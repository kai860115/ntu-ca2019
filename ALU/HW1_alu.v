==> flow/design.v <==
module alu(
             clk_p_i,
             reset_n_i,
             data_a_i,
             data_b_i,
             inst_i,
             data_o
             );
      input           clk_p_i;
      input           reset_n_i;
      input   [7:0]   data_a_i;
      input   [7:0]   data_b_i;
      input   [2:0]   inst_i;
      output reg  [15:0]  data_o;
      reg     [15:0]   ALU_d2_w;
      reg     [7:0]    data_a_d1_r;
      reg     [7:0]    data_b_d1_r;
      reg     [2:0]    inst_d1_r;
      always@ (*)
      begin
          case(inst_d1_r)
            3'b000:    ALU_d2_w = {data_a_d1_r[7] ? 8'b11111111 : 8'b0, data_a_d1_r} + {data_b_d1_r[7] ? 8'b11111111 : 8'b0, data_b_d1_r};
            3'b001:    ALU_d2_w = {data_b_d1_r[7] ? 8'b11111111 : 8'b0, data_b_d1_r} - {data_a_d1_r[7] ? 8'b11111111 : 8'b0, data_a_d1_r};
            3'b010:    ALU_d2_w = {data_a_d1_r[7] ? 8'b11111111 : 8'b0, data_a_d1_r} * {data_b_d1_r[7] ? 8'b11111111 : 8'b0, data_b_d1_r};
            3'b011:    ALU_d2_w = {8'b0, data_a_d1_r & data_b_d1_r};
            3'b100:    ALU_d2_w = {8'b0, data_a_d1_r ^ data_b_d1_r};
            3'b101:    ALU_d2_w = {8'b0, data_a_d1_r[7] ? ~data_a_d1_r + 1'b1 : data_a_d1_r};
            3'b110:    ALU_d2_w = ({8'b0, data_a_d1_r} + {8'b0, data_b_d1_r}) >> 1;
            3'b111:    ALU_d2_w = {8'b0, data_b_d1_r} % {8'b0, data_a_d1_r};
            default:   ALU_d2_w = 0;
          endcase
      end
      always@(posedge clk_p_i or negedge reset_n_i)
      begin
          if (reset_n_i == 1'b0)
          begin
            data_a_d1_r <= 0;
            data_b_d1_r <= 0;
            inst_d1_r   <= 0;
            data_o <= 0;
          end
          else
          begin
            data_a_d1_r <= data_a_i;
            data_b_d1_r <= data_b_i;
            inst_d1_r   <= inst_i;
            data_o <= ALU_d2_w;
          end
      end
endmodule
* From RTL to reports: alu
The steps from the RTL of alu to its reports follow in flow order.
Line numbers count from 1 in the design file above.
Operators carry their Yosys type and port widths (W data, S select, Z words).
Cell names lack the library's common part.
A cell with n/a has no value.
- Design top :: alu
- Clock input :: clk_p_i
- Library :: sky130hd
- Corner :: tt_025C_1v80

* After elaboration
Yosys after proc, flatten, opt, wreduce and memory -nomap, before mapping. Enables and synchronous resets that opt folds into registers are not counted as muxes. Memory bits, and registers merged into a memory's read port (data or address), are not among the register bits. Print and check cells are not counted. Equal cells are merged and count once.
- Register bits after elaboration :: 35
- Input bits :: 21
- Output and inout bits :: 16
- Cells after elaboration :: 25
- Add/subtract/negate cells :: 4
- Multipliers :: 1
- Divide/modulo/power cells :: 1
- Equality and inequality tests :: 7
- Muxes and demuxes :: 4
- Bitwise operators :: 3
- Reductions and logical operators :: 1
** Operators with widths (count)
- $mul A16 B16 Y16 :: 1
- $mod A8 B8 Y16 :: 1
- $pmux W16 S8 :: 1
- $mux W8 :: 3
- $add A16 B16 Y16 :: 1
- $sub A16 B16 Y16 :: 1
- $eq A3 B3 Y1 const B :: 4
- $add A8 B8 Y9 :: 1
- $add A8 B1 Y8 const B :: 1
- $and A8 B8 Y8 :: 1
- $xor A8 B8 Y8 :: 1
- $not A8 Y8 :: 1
- $eq A3 B2 Y1 const B :: 2
- $eq A3 B1 Y1 const B :: 1
- $logic_not A3 Y1 :: 1

* Depth
Depth = most cells in a row (Yosys ltp): at word level without a register or memory, in the mapped netlist without a sequential cell, where the memories' decode and read muxes count.
- Depth after elaboration :: 4
- ABC_AREA :: 0
- Mapped depth :: 153
- Gate-level depth less buffers :: 145

* After synthesis
The flow's flattened synthesis, as Yosys stat reports it; memories are mapped. The netlist is that of the ABC_AREA named above (0 if unset); the other value can give another one.
Totals and module areas in this step are rounded.
- Mapped cells :: 1446
- Chip area (Yosys) :: 11640 µm²
- Area of sequential cells :: 875.8 µm²
- Flip-flops :: 35
- Buffers :: 35
** Cell types
- ha_1 :: count 175, area in all 2189.6 µm²
- fa_1 :: count 75, area in all 1501.44 µm²
- dfrtp_1 :: count 35, area in all 875.84 µm²
- xnor2_1 :: count 70, area in all 613.088 µm²
- inv_1 :: count 142, area in all 533.011 µm²
- a21oi_1 :: count 102, area in all 510.49 µm²
- nand2_1 :: count 116, area in all 435.418 µm²
- nor2_1 :: count 115, area in all 431.664 µm²
- o21ai_0 :: count 65, area in all 325.312 µm²
- a21o_1 :: count 42, area in all 315.302 µm²
- xor2_1 :: count 35, area in all 306.544 µm²
- o21a_1 :: count 36, area in all 270.259 µm²
- mux2_2 :: count 22, area in all 247.738 µm²
- mux2i_1 :: count 22, area in all 220.211 µm²
- nor3_1 :: count 43, area in all 215.206 µm²
- o31ai_1 :: count 21, area in all 157.651 µm²
- nor2b_1 :: count 22, area in all 137.632 µm²
- o21bai_1 :: count 16, area in all 120.115 µm²
Not listed: further types 82, cells in them 292.

* Path before layout
Source: OpenSTA report_checks on the synthesized netlist (no wires, ideal clock, input and output delay 20% of the period each), path of least setup slack; recovery checks are left aside. Register names are those of the netlist, which keeps one name where synthesis merged equal registers.
- Path type :: register to register
- Start point :: reg data_a_d1_r[1]
- End point :: reg data_o[1]
- Clock period :: 33.6 ns
- Setup time :: 0.119 ns
- Launch time at the first pin :: 0.000 ns
- Arrival :: 29.587 ns
- Data required time :: 33.481 ns
- Path slack :: 3.894 ns
- Delay of the path :: 29.706 ns
- Driving pins on the path :: 147
- Path buffers :: 9
- Period reached after synthesis :: 29.706 ns
"delay of the path" = arrival - input delay + setup time.
"driving pins on the path" counts driving pins, that of a launching flip-flop among them; a cell with two outputs on the path counts twice.
"period reached after synthesis" is the clock period less the worst setup slack; recovery checks do not enter. This is arithmetic on one report: input and output delays are still those of the set period (20% each).
- Cells stage by stage :: dfrtp_1 inv_1 ha_1 nand3b_1 o31ai_1 nor2b_1 ha_1 or4b_2 and4_1 o21ai_1 inv_1 ha_1 or3b_2 o211ai_1 a22oi_1 ha_1 nor2b_1 and3_1 (+111 left out) clkbuf_1 nor2_1 a21oi_1 ha_1 inv_1 nor2_1 o21ai_0 nand2b_1 a21o_1 a21o_1 a21o_1 a21o_1 o32ai_1 and2_1 nand3_2 buf_6 mux2i_1 o21ba_1
- Elaborated cells between the ends (all ways) :: 11
- Source lines of those cells :: 9
- Classes of those cells :: add/sub: 4; mul: 1; div: 1; mux: 2; logic: 3
** Ends and longest elaborated chain, after synthesis
- start: declaration :: line 16 : reg     [7:0]    data_a_d1_r;
- start: assignment :: line 37 : data_a_d1_r <= 0;
- start: assignment :: line 44 : data_a_d1_r <= data_a_i;
- end: assignment :: line 40 : data_o <= 0;
- end: assignment :: line 47 : data_o <= ALU_d2_w;
- end: declaration :: line 14 : output reg  [15:0]  data_o;
No chain of elaborated cells between the ends is given.

* Worst path after layout
From the final timing report of run A: the path of least setup slack in the routed layout; clock arrival at registers is part of the times.
- Path type :: register to register
- Start point :: reg data_a_d1_r[1]
- End point :: reg data_o[5]
- Clock period :: 62.6 ns
- Setup time :: 0.12 ns
- Launch time at the first pin :: 0.29 ns
- Arrival :: 36.14 ns
- Data required time :: 62.77 ns
- Path slack :: 26.64 ns
- Driving pins on the path :: 140
- Path buffers :: 3
- Cells stage by stage :: dfrtp_1 inv_1 buf_4 ha_1 nand3b_1 o31ai_1 nor2b_1 ha_1 or4b_2 and4_1 o21ai_1 inv_1 ha_1 a21oi_1 a211oi_1 a31oi_1 nor2_1 ha_1 (+104 left out) nor2b_1 nand3_1 mux2i_4 nand4_4 o21ai_0 fa_1 nor2_1 o21ai_0 nand2b_1 a21o_1 a21o_1 a21o_1 a21o_1 o32ai_1 and2_1 nand3_2 mux2i_1 a21oi_1
- Elaborated cells between the ends (all ways) :: 9
- Source lines of those cells :: 7
- Classes of those cells :: add/sub: 4; mul: 1; div: 1; mux: 2; logic: 1
** Ends and longest elaborated chain, post-layout
- start: declaration :: line 16 : reg     [7:0]    data_a_d1_r;
- start: assignment :: line 37 : data_a_d1_r <= 0;
- start: assignment :: line 44 : data_a_d1_r <= data_a_i;
- end: assignment :: line 40 : data_o <= 0;
- end: assignment :: line 47 : data_o <= ALU_d2_w;
- end: declaration :: line 14 : output reg  [15:0]  data_o;
No chain of elaborated cells between the ends is given.

Data sheet: physical implementation of alu

alu through Yosys and OpenROAD on sky130hd: 2 stored runs, unordered, with their settings and measured results. The constraints put input and output delay at 20% of the set period each and load the outputs with 0.01 pF.
By "period achieved" is meant the clock period of the run minus its worst setup slack. This is arithmetic on one report: input and output delays are still those of the set period (20% each).
"worst path time": the worst setup path's part of the clock period (all of it between registers, 20% less for each end at a port) less its slack. A launch clock that arrives late makes it longer, a capture clock that arrives late makes it shorter.
The results are shown rounded.

** Run A
- Settings :: period_ns=62.6; CORE_UTILIZATION=27; PLACE_DENSITY_LB_ADDON=0.05; CORE_ASPECT_RATIO=0.51; CORE_MARGIN=5; CELL_PAD_IN_SITES_DETAIL_PLACEMENT=2; GPL_ROUTABILITY_DRIVEN=0; CTS_CLUSTER_SIZE=75; CTS_CLUSTER_DIAMETER=335; CAP_MARGIN=15; MIN_ROUTING_LAYER=met1; MAX_ROUTING_LAYER=met5; SLEW_MARGIN=20
- Area of the die :: 47590 µm²
- Worst path time :: 35.96 ns
- Critical path kind :: register to register
- Standard-cell area of the final layout :: 12850 µm²
- Post-route setup TNS :: 0.000 ns
- Period achieved :: 35.963 ns
- Chip area in the Yosys report :: 11640 µm²
- Final worst hold slack :: 1.072 ns
- Setup slack of the worst path :: 26.64 ns
- Utilization after routing :: 30.1 %

** Run B
- Settings :: period_ns=20.5; CORE_UTILIZATION=53; SETUP_SLACK_MARGIN=5.0; PLACE_DENSITY_LB_ADDON=0.07; CORE_MARGIN=8; CELL_PAD_IN_SITES_DETAIL_PLACEMENT=1; ABC_AREA=1; GPL_TIMING_DRIVEN=1; CTS_CLUSTER_SIZE=45; CTS_CLUSTER_DIAMETER=82; MIN_ROUTING_LAYER=met1; MAX_ROUTING_LAYER=met4; CAP_MARGIN=20; SLEW_MARGIN=20
- Outcome :: no results, placement failed with DPL-0033
